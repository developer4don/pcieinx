==> flow/design.v <==
`timescale 1ns / 1ps
module pcie_cq_engine_64_dword(
  input                               CLK                   ,
  input                               RST_N                 ,
  input      [64-1:0]   M_AXIS_CQ_TDATA       ,
  input                               M_AXIS_CQ_TLAST       ,
  input                               M_AXIS_CQ_TVALID      ,
  input  [88-1:0]   M_AXIS_CQ_TUSER       ,
  input      [64 / 32-1:0]   M_AXIS_CQ_TKEEP       ,
  output                              M_AXIS_CQ_TREADY      ,
  input                       [5:0]   PCIE_CQ_NP_REQ_COUNT  ,
  output                              PCIE_CQ_NO_REQ        ,
  input                               MEM_WR_BUSY           ,
  output     [64-1:0]   MEM_WR_DATA           ,
  output     [32-1:0]   MEM_WR_ADDR           ,
  output     [64 / 8-1:0]   MEM_WR_KEEP           ,
  output                              MEM_WR_VALD           ,
  output                              MEM_WR_ERRO           ,
  output                              MEM_WR_LAST           ,
  output                    [7:0]     st_test             
);
assign st_test = st_current ;
localparam BAR_ID_SELECT = ( 64 == 64 ) ? 48 : 112 ;
reg   rMAxisCqTReady =  1'b1  ; 
reg   [63:0]    rDescHdrQw0       = 64'd0 ;
reg   [63:0]    rDescHdrQw1       = 64'd0 ;
reg   [64-1:0]    rMemWrData        = {64{1'b0}}  ;
reg   [32-1:0]    rMemWrAddr        = {32{1'b0}}  ;
reg   [64 / 8-1:0]    rMemWrKeep        = {64 / 8{1'b0}}  ;
reg                             rMemWrVald        =  1'b0                     ;
reg                             rMemWrErro        =  1'b0                     ;
reg                             rMemWrLast        =  1'b0                     ;
reg                   [10:0]    rWrLenLeft        = 11'd0                     ;
reg                             rMemWrBusy        =  1'b0                     ;
reg                             _rMemWrBusy       =  1'b0                     ;
reg                    [7:0]    st_current  = 8'b00000000                ;
reg                    [7:0]    st_next     = 8'b00000000                ;
wire                            wMAxisCqEn      ;
wire                            wSop            ;
wire                            wRequestType    ;
wire                            wMemWrBusyNeg   ;
assign M_AXIS_CQ_TREADY = rMAxisCqTReady                        ;
assign wMAxisCqEn       = M_AXIS_CQ_TVALID && M_AXIS_CQ_TREADY  ;
assign wSop             = wMAxisCqEn && M_AXIS_CQ_TUSER[40]     ;
assign wRequestType     = rDescHdrQw1[14:11]                    ;
assign wMemWrBusyNeg    = (~rMemWrBusy) && _rMemWrBusy          ;
assign MEM_WR_DATA      = rMemWrData                            ;
assign MEM_WR_ADDR      = rMemWrAddr                            ;
assign MEM_WR_KEEP      = rMemWrKeep                            ;
assign MEM_WR_VALD      = rMemWrVald                            ;
assign MEM_WR_ERRO      = rMemWrErro                            ;
assign MEM_WR_LAST      = rMemWrLast                            ;
always @(posedge CLK) begin
  if ( !RST_N )
    st_current <= 8'b00000000  ;
  else
    st_current <= st_next     ;
end
always @(*) begin
  if ( !RST_N )
    st_next = 8'b00000000  ;
  else begin
    st_next = st_current  ;
    case(st_current)
      8'b00000000: begin
        if ( wSop )
          st_next = 8'b00000010 ;
      end  
      8'b00000010: begin
        if ( wMAxisCqEn )
          case ( M_AXIS_CQ_TDATA[14:11] )  
            4'b0001:
              if ( M_AXIS_CQ_TDATA[10:0] != 11'h000 )
                st_next = 8'b00000011 ;
              else
                st_next = 8'b00000000    ;
            default:
              st_next = 8'b00000000  ;    
          endcase  
      end  
      8'b00000011: begin
        if ( wMAxisCqEn && M_AXIS_CQ_TLAST)
            st_next = 8'b00000001   ;
      end  
      8'b00000001: begin
        case ( wRequestType )
          4'b0001:
            if ( wMemWrBusyNeg )
              st_next = 8'b00000000    ;
            else
              st_next = 8'b00000001   ;
          default:
            st_next = st_next ;
        endcase
      end  
    endcase
  end
end
always @(posedge CLK) begin
  if ( !RST_N )
    rDescHdrQw0 <= 64'd0    ;
  else if ( st_current == 8'b00000000 && wSop )
    rDescHdrQw0 <= M_AXIS_CQ_TDATA  ;
  else
    rDescHdrQw0 <= rDescHdrQw0      ;
end
always @(posedge CLK) begin
  if ( !RST_N )
    rDescHdrQw1 <= 64'd0    ;
  else if ( st_current == 8'b00000010 && wMAxisCqEn )
    rDescHdrQw1 <= M_AXIS_CQ_TDATA  ;
  else
    rDescHdrQw1 <= rDescHdrQw1      ;
end
always @(posedge CLK) begin
  if ( !RST_N )
    rWrLenLeft <= 11'd0   ;
  else if ( st_current == 8'b00000010 && M_AXIS_CQ_TDATA[14:11] == 4'b0001 && wMAxisCqEn )
    rWrLenLeft <= M_AXIS_CQ_TDATA[10:0] ;
  else if ( st_current == 8'b00000011 && rWrLenLeft > 2  && wMAxisCqEn )
    rWrLenLeft <= rWrLenLeft - 2  ;
  else if ( st_current == 8'b00000011 && rWrLenLeft <= 2 && wMAxisCqEn )
    rWrLenLeft <= 11'd0           ;
  else
    rWrLenLeft <= rWrLenLeft      ;
end
always @(posedge CLK) begin
  if ( !RST_N )
    rMemWrData = {64{1'b0}}  ;
  else if ( st_current == 8'b00000011 && wMAxisCqEn )
    rMemWrData = M_AXIS_CQ_TDATA           ;
  else
    rMemWrData = rMemWrData                ;
end
always @(posedge CLK) begin
  if ( !RST_N )
    rMemWrAddr <= {32{1'b0}}  ;
  else if ( st_current == 8'b00000011 && wMAxisCqEn )
    rMemWrAddr <= ( rDescHdrQw0[31:2] + rDescHdrQw1[10:0] - rWrLenLeft )  ;
  else
    rMemWrAddr <= rMemWrAddr    ;
end
always @(posedge CLK) begin
  if ( !RST_N )
    rMemWrKeep <= {64 / 8{1'b0}}  ;
  else if ( st_current == 8'b00000011 && wMAxisCqEn )
    rMemWrKeep <= M_AXIS_CQ_TUSER[15:8]     ;
  else
    rMemWrKeep <= {64 / 8{1'b0}}  ;
end
always @(posedge CLK) begin
  if ( !RST_N )
    rMemWrVald <= 1'b0  ;
  else if ( st_current == 8'b00000011 && wMAxisCqEn )
    rMemWrVald <= 1'b1  ;
  else
    rMemWrVald <= 1'b0  ;
end
always @(posedge CLK) begin
  if ( !RST_N )
    rMemWrErro <= 1'b0  ;
  else if ( st_current == 8'b00000011 && wMAxisCqEn && M_AXIS_CQ_TLAST )
    rMemWrErro <= M_AXIS_CQ_TUSER[41] ;
  else
    rMemWrErro <= 1'b0  ;
end
always @(posedge CLK) begin
  if ( !RST_N )
    rMemWrLast <= 1'b0  ;
  else if ( st_current == 8'b00000011 && wMAxisCqEn && M_AXIS_CQ_TLAST )
    rMemWrLast <= 1'b1  ;
  else
    rMemWrLast <= 1'b0  ;
end
always @(posedge CLK) begin
  if ( !RST_N )
    {_rMemWrBusy, rMemWrBusy} <= 2'b00  ;
  else
    {_rMemWrBusy, rMemWrBusy} <= {rMemWrBusy, MEM_WR_BUSY}  ;
end
endmodule
## From RTL to reports: pcie_cq_engine_64_dword

What the tools print for pcie_cq_engine_64_dword, step after step.
Lines are those of the file above, counted from 1.
Operators carry their Yosys type and port widths (W data, S select, Z words).
Library cell names are shortened.
A cell with - has no value.

| set-up | value |
|---|---|
| top | pcie_cq_engine_64_dword |
| clock input | CLK |
| standard-cell library | sky130hd |
| corner | tt_025C_1v80 |

## Elaborated design

Yosys after proc, flatten, opt, wreduce and memory -nomap, before mapping. Memory bits, and registers merged into a memory's read port (data or address), are not among the register bits. Print and check cells are not counted. Equal cells are merged and count once.

| word-level totals | value |
|---|---|
| register bits | 172 |
| input port bits | 165 |
| output and inout port bits | 117 |

| operators by class | value |
|---|---|
| add/subtract/negate cells | 3 |
| order comparisons | 2 |
| equal/unequal tests | 8 |
| multiplexer cells | 13 |
| bitwise operators | 1 |
| reduce/logical cells | 20 |

Operators with widths:

| operator | count |
|---|---|
| $mux W11 | 3 |
| $sub A31 B11 Y32 | 1 |
| $pmux W8 S4 | 1 |
| $mux W8 | 4 |
| $add A30 B11 Y31 | 1 |
| $eq A8 B2 Y1 const B | 2 |
| $logic_and A1 B1 Y1 | 13 |
| $sub A11 B2 Y11 const B | 1 |
| $gt A11 B2 Y1 const B | 1 |
| $le A11 B2 Y1 const B | 1 |
| $reduce_bool A11 Y1 | 1 |
| $ne A2 B2 Y1 const B | 4 |
| $eq A8 B1 Y1 const B | 1 |
| $logic_not A8 Y1 | 1 |
| $reduce_and A5 Y1 | 1 |
| $reduce_and A2 Y1 | 2 |
| $eq A4 B1 Y1 const B | 1 |
| $reduce_bool A4 Y1 | 1 |
| $mux W2 | 2 |
| $reduce_bool A3 Y1 | 1 |
| $mux W1 | 3 |
| $not A1 Y1 | 1 |

## Depth

Depth = most cells in a row (Yosys ltp): at word level without a register or memory, in the mapped netlist without a sequential cell, where the memories' decode and read muxes count.

| depth | value |
|---|---|
| depth after elaboration | 6 |
| ABC_AREA | 0 |
| mapped depth | 14 |
| depth with buffers taken out | 14 |

## After synthesis

Yosys stat after the flow's synthesis: flattened, memories mapped to cells. It holds for the ABC_AREA given above (unset counts as 0); a run with the other value may have another netlist.

Cells by type:

| cell | count |
|---|---|
| dfxtp_1 | 164 |
| nand2_1 | 268 |
| a21oi_1 | 160 |
| ha_1 | 33 |
| inv_1 | 77 |
| fa_1 | 11 |
| clkbuf_1 | 49 |
| nor2_1 | 33 |
| and3_1 | 19 |
| o21ai_1 | 20 |
| nand3_1 | 18 |
| xnor2_1 | 10 |
| a21o_1 | 11 |
| nor3_1 | 16 |
| o21ai_0 | 15 |
| a211oi_1 | 8 |
| buf_4 | 8 |
| and2_1 | 9 |

Other cell types: 53; their cells: 129.

| synthesis totals | value |
|---|---|
| mapped cells | 1058 |
| mapped area | 8132.8 sq um |
| mapped flip-flops | 164 |
| buffer cells | 67 |

## Path before layout

OpenSTA on the mapped netlist: ideal clock, no wires. The path of least setup slack (recovery checks aside). Input and output delay are each 20% of the period. Register names are those of the netlist, which keeps one name where synthesis merged equal registers.

| timing path post-synthesis | value |
|---|---|
| kind | flip-flop to flip-flop |
| start point | reg rDescHdrQw0[3] |
| end point | reg rMemWrAddr[30] |
| clock period | 6.76 ns |
| setup time | 0.120 ns |
| launch time at the first pin | 0.000 ns |
| arrival time | 2.839 ns |
| required time | 6.640 ns |
| setup slack | 3.801 ns |
| path delay | 2.959 ns |
| driving pins on the path | 12 |
| period reached after synthesis | 2.959 ns |

"path delay" = arrival - input delay + setup time.
"driving pins on the path": output pins that drive a net of the path, with the launching flip-flop's if there is one; two outputs of one cell count as two.
"period reached after synthesis" = period - worst setup slack (recovery checks aside). The figure is calculated, with input and output delays left at 20% of the set period.
The rows between start and end are the longest chain of elaborated cells between them; the timing report does not say that the signal goes this way. Where chains are equally long, one stands for them.
Each line given opens the expression or statement behind the cell; cells for indexed reads and writes are added by Yosys, which also makes memories of some case tables.
A register here has more assigning lines than the two given.

| between the ends, post-synthesis | value |
|---|---|
| cells stage by stage | dfxtp_1 > inv_1 > fa_1 > fa_1 > nand2b_1 > a21oi_1 > o31a_2 > o22ai_2 > nor3b_4 > o2111ai_1 > and4_1 > o31a_1 |
| length of the longest elaborated chain | 2 |
| elaborated cells between the ends (all ways) | 2 |
| classes of those cells | add/sub (2) |

RTL lines, path post-synthesis:

| what | line | RTL |
|---|---|---|
| start: declaration | 25 | `reg   [63:0]    rDescHdrQw0       = 64'd0 ;` |
| start: assignment | 101 | `rDescHdrQw0 <= 64'd0    ;` |
| start: assignment | 105 | `rDescHdrQw0 <= rDescHdrQw0      ;` |
| $add A30 B11 Y31 | 139 | `rMemWrAddr <= ( rDescHdrQw0[31:2] + rDescHdrQw1[10:0] - rWrLenLeft )  ;` |
| $sub A31 B11 Y32 | 139 |  |
| end: assignment | 139 |  |
| end: assignment | 141 | `rMemWrAddr <= rMemWrAddr    ;` |
| end: declaration | 28 | `reg   [32-1:0]    rMemWrAddr        = {32{1'b0}}  ;` |

## Worst path after layout

Path of least setup slack in the final report of entry A (OpenROAD, finished layout, wires in). Where an end is a register, its clock arrival counts in the times.

| timing path post-layout | value |
|---|---|
| kind | flip-flop to flip-flop |
| start point | reg rWrLenLeft[1] |
| end point | reg rMemWrAddr[30] |
| clock period | 3.69 ns |
| setup time | 0.10 ns |
| launch time at the first pin | 0.43 ns |
| arrival time | 3.66 ns |
| required time | 4.02 ns |
| setup slack | 0.36 ns |
| driving pins on the path | 11 |

The rows between start and end are the longest chain of elaborated cells between them; the timing report does not say that the signal goes this way. Where chains are equally long, one stands for them.
A register here has more assigning lines than the two given.

| between the ends, post-layout | value |
|---|---|
| cells stage by stage | dfxtp_1 > fa_1 > fa_1 > nand2b_1 > a21oi_1 > o31a_2 > o22ai_2 > nor3b_4 > o2111ai_1 > and4_1 > o31a_1 |
| length of the longest elaborated chain | 1 |
| elaborated cells between the ends (all ways) | 1 |
| classes of those cells | add/sub (1) |

RTL lines, path post-layout:

| what | line | RTL |
|---|---|---|
| start: declaration | 33 | `reg                   [10:0]    rWrLenLeft        = 11'd0                     ;` |
| start: assignment | 119 | `rWrLenLeft <= M_AXIS_CQ_TDATA[10:0] ;` |
| start: assignment | 121 | `rWrLenLeft <= rWrLenLeft - 2  ;` |
| $sub A31 B11 Y32 | 139 | `rMemWrAddr <= ( rDescHdrQw0[31:2] + rDescHdrQw1[10:0] - rWrLenLeft )  ;` |
| end: assignment | 139 |  |
| end: assignment | 141 | `rMemWrAddr <= rMemWrAddr    ;` |
| end: declaration | 28 | `reg   [32-1:0]    rMemWrAddr        = {32{1'b0}}  ;` |

FLOW RESULTS
============

Module pcie_cq_engine_64_dword, platform sky130hd: 2 stored runs of the flow (Yosys, OpenROAD) with differing settings, in no particular order. Input and output delays are each 20% of the period that was set; the output load is 0.01 pF.
"worst setup path time" is the time allowed to the run's worst setup path (the clock period less input and output delay, where it has them) less its slack. Clock arrival times count: a late capture clock shortens it, a late launch clock lengthens it.
Settings: -- = not set for that run.

| stored run | period_ns | SETUP_SLACK_MARGIN | CAP_MARGIN | CORE_MARGIN | CORE_UTILIZATION | SLEW_MARGIN | CELL_PAD_IN_SITES_DETAIL_PLACEMENT | TNS_END_PERCENT | ABC_AREA | GPL_TIMING_DRIVEN | GPL_ROUTABILITY_DRIVEN | CTS_CLUSTER_DIAMETER | utilization after routing (%) | worst setup path time (ns) | worst path kind | area of the die (sq um) | setup slack of the critical path (ns) | post-synthesis cell area (sq um) |
|---|---|---|---|---|---|---|---|---|---|---|---|---|---|---|---|---|---|---|
| entry A | 3.69 | 0.06 | 20 | 2 | 40 | 20 | -- | -- | -- | -- | -- | -- | 53.9 | 3.33 | flip-flop to flip-flop | 21488.6 | 0.362 | 8132.8 |
| entry B | 2.54 | 0.25 | 20 | 3 | 40 | 40 | 1 | 85 | 0 | 1 | 1 | 41 | 61.6 | 3.23 | flip-flop to flip-flop | 22079.0 | -0.695 | 8132.8 |
